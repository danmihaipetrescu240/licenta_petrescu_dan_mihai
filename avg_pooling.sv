==> flow/design.v <==
module avg_pooling(
    input clk,
    input activare_tragere,
    input [7:0] intrare1,
    input [7:0] intrare2,
    input [7:0] intrare3,
    input [7:0] intrare4,
    output [7:0] iesire,
    output  stare_tragere
    );
    reg [15:0] pool_out;
    always @(posedge clk) begin
        if(activare_tragere == 1) begin
            pool_out <= (intrare1+intrare2+intrare3+intrare4)>> 2;
        end
    end
    assign iesire = pool_out[7:0];
    assign stare_tragere = (pool_out==(intrare1+intrare2+intrare3+intrare4)>> 2)? 1:0;
endmodule
; ---- Step by step through the tools: avg_pooling
; What the tools print for avg_pooling, step after step.
; Line numbers count from 1 in the design file above.
; Operators: Yosys type, input widths -> output width; for muxes data width and select width s.
; Cell names lack the library's common part.
; A cell with -- has no value.
[design]
design = avg_pooling
clock_port = clk
cell_library = sky130hd
lib_corner = tt_025C_1v80

; ---- Word level
; Source: Yosys, flattened and elaborated, memories not mapped. Widths are those after wreduce; folded enables and synchronous resets count as part of the registers. Registers that Yosys merges into a memory's read port (data or address) are not register bits. Print and check cells do not count. Equal cells are merged and count once.
[bits]
regBits = 14
in_bits = 34
out_inout_bits = 9
word_cells = 6
[op_classes]
n_addsub = 3
equal = 1
n_mux = 1
[op_table]
columns = op, n
row1 = $eq 14x9->1, 1
row2 = $add 10x8->11, 1
row3 = $add 9x8->10, 1
row4 = $add 8x8->9, 1
row5 = $mux 1, 1

; ---- Longest topological paths
; Yosys ltp: most cells in a row. Word level: on the elaborated netlist, between registers, memories and ports. Mapped: between sequential cells and ports; inverters and the memories' decode and read muxes count.
[logic_depth]
depth_word = 5
ABC_AREA = 0
mapped_depth = 12
ltp_nobuf = 12

; ---- After synthesis
; The flow's flattened synthesis, as Yosys stat reports it; memories are mapped. The netlist is that of the ABC_AREA named above (0 if unset); the other value can give another one.
[types]
columns = type, n, area_total_um2
row1 = fa_1, 16, 320.307
row2 = edfxtp_1, 8, 240.23
row3 = inv_1, 45, 168.912
row4 = ha_1, 7, 87.584
row5 = xnor3_1, 2, 45.043
row6 = xor2_1, 5, 43.792
row7 = a21o_1, 5, 37.536
row8 = a21oi_1, 6, 30.029
row9 = xnor2_1, 3, 26.275
row10 = xor3_1, 1, 23.773
row11 = nor2_1, 5, 18.768
row12 = a211oi_1, 2, 15.014
row13 = nand3_1, 3, 15.014
row14 = nor3_1, 3, 15.014
row15 = a211oi_2, 1, 12.512
row16 = nor4_2, 1, 12.512
row17 = or2_2, 2, 12.512
row18 = nand2_1, 3, 11.261
; Not listed: further types 12, cells in them 12.
[synth_totals]
stdcells = 130
synth_area_um2 = 1229.9
sequential_area_um2 = 240.2
flip_flops = 8
buf_cells = 0

; ---- Worst setup path after synthesis
; Source: OpenSTA report_checks on the synthesized netlist (no wires, ideal clock, input and output delay 20% of the period each), path of least setup slack; recovery checks are left aside. Register names are those of the netlist, which keeps one name where synthesis merged equal registers.
[synth_timing]
kind = input port to output port
startpoint = in intrare1[1]
endpoint = out stare_tragere
period_ns = 5.77
in_delay_ns = 1.154
out_delay_ns = 1.154
launch_ns = 1.154
arrival_ns = 3.770
required_time_ns = 4.616
setup_slack_ns = 0.846
path_delay_ns = 2.616
path_stages = 12
path_buffers = 0
synth_period_reached_ns = 4.924
; "path_delay_ns" = arrival - input delay + setup time.
; At an output port there is no setup time.
; "path_stages" counts driving pins, that of a launching flip-flop among them; a cell with two outputs on the path counts twice.
; "synth_period_reached_ns" = period - worst setup slack (recovery checks aside). The figure is calculated, with input and output delays left at 20% of the set period.
; Between the ends stands the longest chain of elaborated cells between them, by number of cells; it is not shown to be the way that was timed. Of several equally long chains one is given.
; Each line given opens the expression or statement behind the cell; cells for indexed reads and writes are added by Yosys, which also makes memories of some case tables.
[synth_between]
path_cell_list = inv_1 -> fa_1 -> inv_1 -> fa_1 -> nand2_1 -> nor2_1 -> fa_1 -> a21o_1 -> a211oi_2 -> or4_1 -> nand4_1 -> nor4_2
elab_chain_cells = 5
cells_between = 5
cone_classes = add/sub (3); eq/ne (1); mux (1)
[synth_rtl]
columns = element, line_no
row1 = from (decl), 4  ; input [7:0] intrare1,
row2 = $add 8x8->9, 18  ; assign stare_tragere = (pool_out==(intrare1+intrare2+intrare3+intrare4)>> 2)? 1:0;
row3 = $add 9x8->10, 18
row4 = $add 10x8->11, 18
row5 = $eq 14x9->1, 18
row6 = $mux 1, 18
row7 = to (decl), 9  ; output  stare_tragere

; ---- Timing after layout
; Path of least setup slack in the final report of run 2 (OpenROAD, finished layout, wires in). Where an end is a register, its clock arrival counts in the times.
[layout_timing]
kind = input port to output port
startpoint = in intrare1[4]
endpoint = out stare_tragere
period_ns = 7.59
in_delay_ns = 1.52
out_delay_ns = 1.52
launch_ns = 1.52
arrival_ns = 4.58
required_time_ns = 6.07
setup_slack_ns = 1.50
path_stages = 12
path_buffers = 2
; Between the ends stands the longest chain of elaborated cells between them, by number of cells; it is not shown to be the way that was timed. Of several equally long chains one is given.
[layout_between]
path_cell_list = clkdlybuf4s50_1 -> inv_1 -> fa_1 -> fa_1 -> inv_1 -> ha_4 -> and3_2 -> a211oi_2 -> or4_1 -> nand4_1 -> nor4_2 -> buf_2
elab_chain_cells = 5
cells_between = 5
cone_classes = add/sub (3); eq/ne (1); mux (1)
[layout_rtl]
columns = element, line_no
row1 = from (decl), 4  ; input [7:0] intrare1,
row2 = $add 8x8->9, 18  ; assign stare_tragere = (pool_out==(intrare1+intrare2+intrare3+intrare4)>> 2)? 1:0;
row3 = $add 9x8->10, 18
row4 = $add 10x8->11, 18
row5 = $eq 14x9->1, 18
row6 = $mux 1, 18
row7 = to (decl), 9  ; output  stare_tragere

; Record of 2 stored runs of the RTL-to-layout flow on avg_pooling, platform sky130hd. The runs are unordered. Constraints: input delay and output delay 20% of the set period each, output load 0.01 pF.
; By "worst_setup_path_time_ns" is meant the share of the clock period that the worst setup path is allowed (20% is reserved at inputs, 20% at outputs), minus its slack. Clock arrival times at its registers enter into it.
; By "power_w" is meant OpenSTA's value without simulated activity: inputs other than the clock are taken to toggle once in ten clock periods, and the tool carries that through the logic.

[run 1: settings]
period_ns = 3.04
CORE_UTILIZATION = 62
SETUP_SLACK_MARGIN = -0.09
PLACE_DENSITY = 0.55
CELL_PAD_IN_SITES_DETAIL_PLACEMENT = 1
ABC_AREA = 0
GPL_TIMING_DRIVEN = 0
GPL_ROUTABILITY_DRIVEN = 0
CTS_CLUSTER_SIZE = 71
SLEW_MARGIN = 15
CAP_MARGIN = 20
CORE_MARGIN = 2
[run 1: results]
outcome = not finished: placement ended with error DPL-0033

[run 2: settings]
period_ns = 7.59
CORE_UTILIZATION = 15
SETUP_SLACK_MARGIN = 1.32
PLACE_DENSITY = 0.5
CORE_MARGIN = 9
CELL_PAD_IN_SITES_GLOBAL_PLACEMENT = 2
CELL_PAD_IN_SITES_DETAIL_PLACEMENT = 1
GPL_TIMING_DRIVEN = 1
CAP_MARGIN = 15
SLEW_MARGIN = 0
MIN_ROUTING_LAYER = met1
MAX_ROUTING_LAYER = met5
[run 2: results]
power_w = 0.0005119
die_footprint_um2 = 11783.1
synthArea_um2 = 1229.9
worst_setup_path_time_ns = 3.06
worst_path_kind = input port to output port
utilization_frac = 0.255
setup_ws_ns = 1.497
total_negative_slack_ns = 0.000
holdWs_ns = 2.162
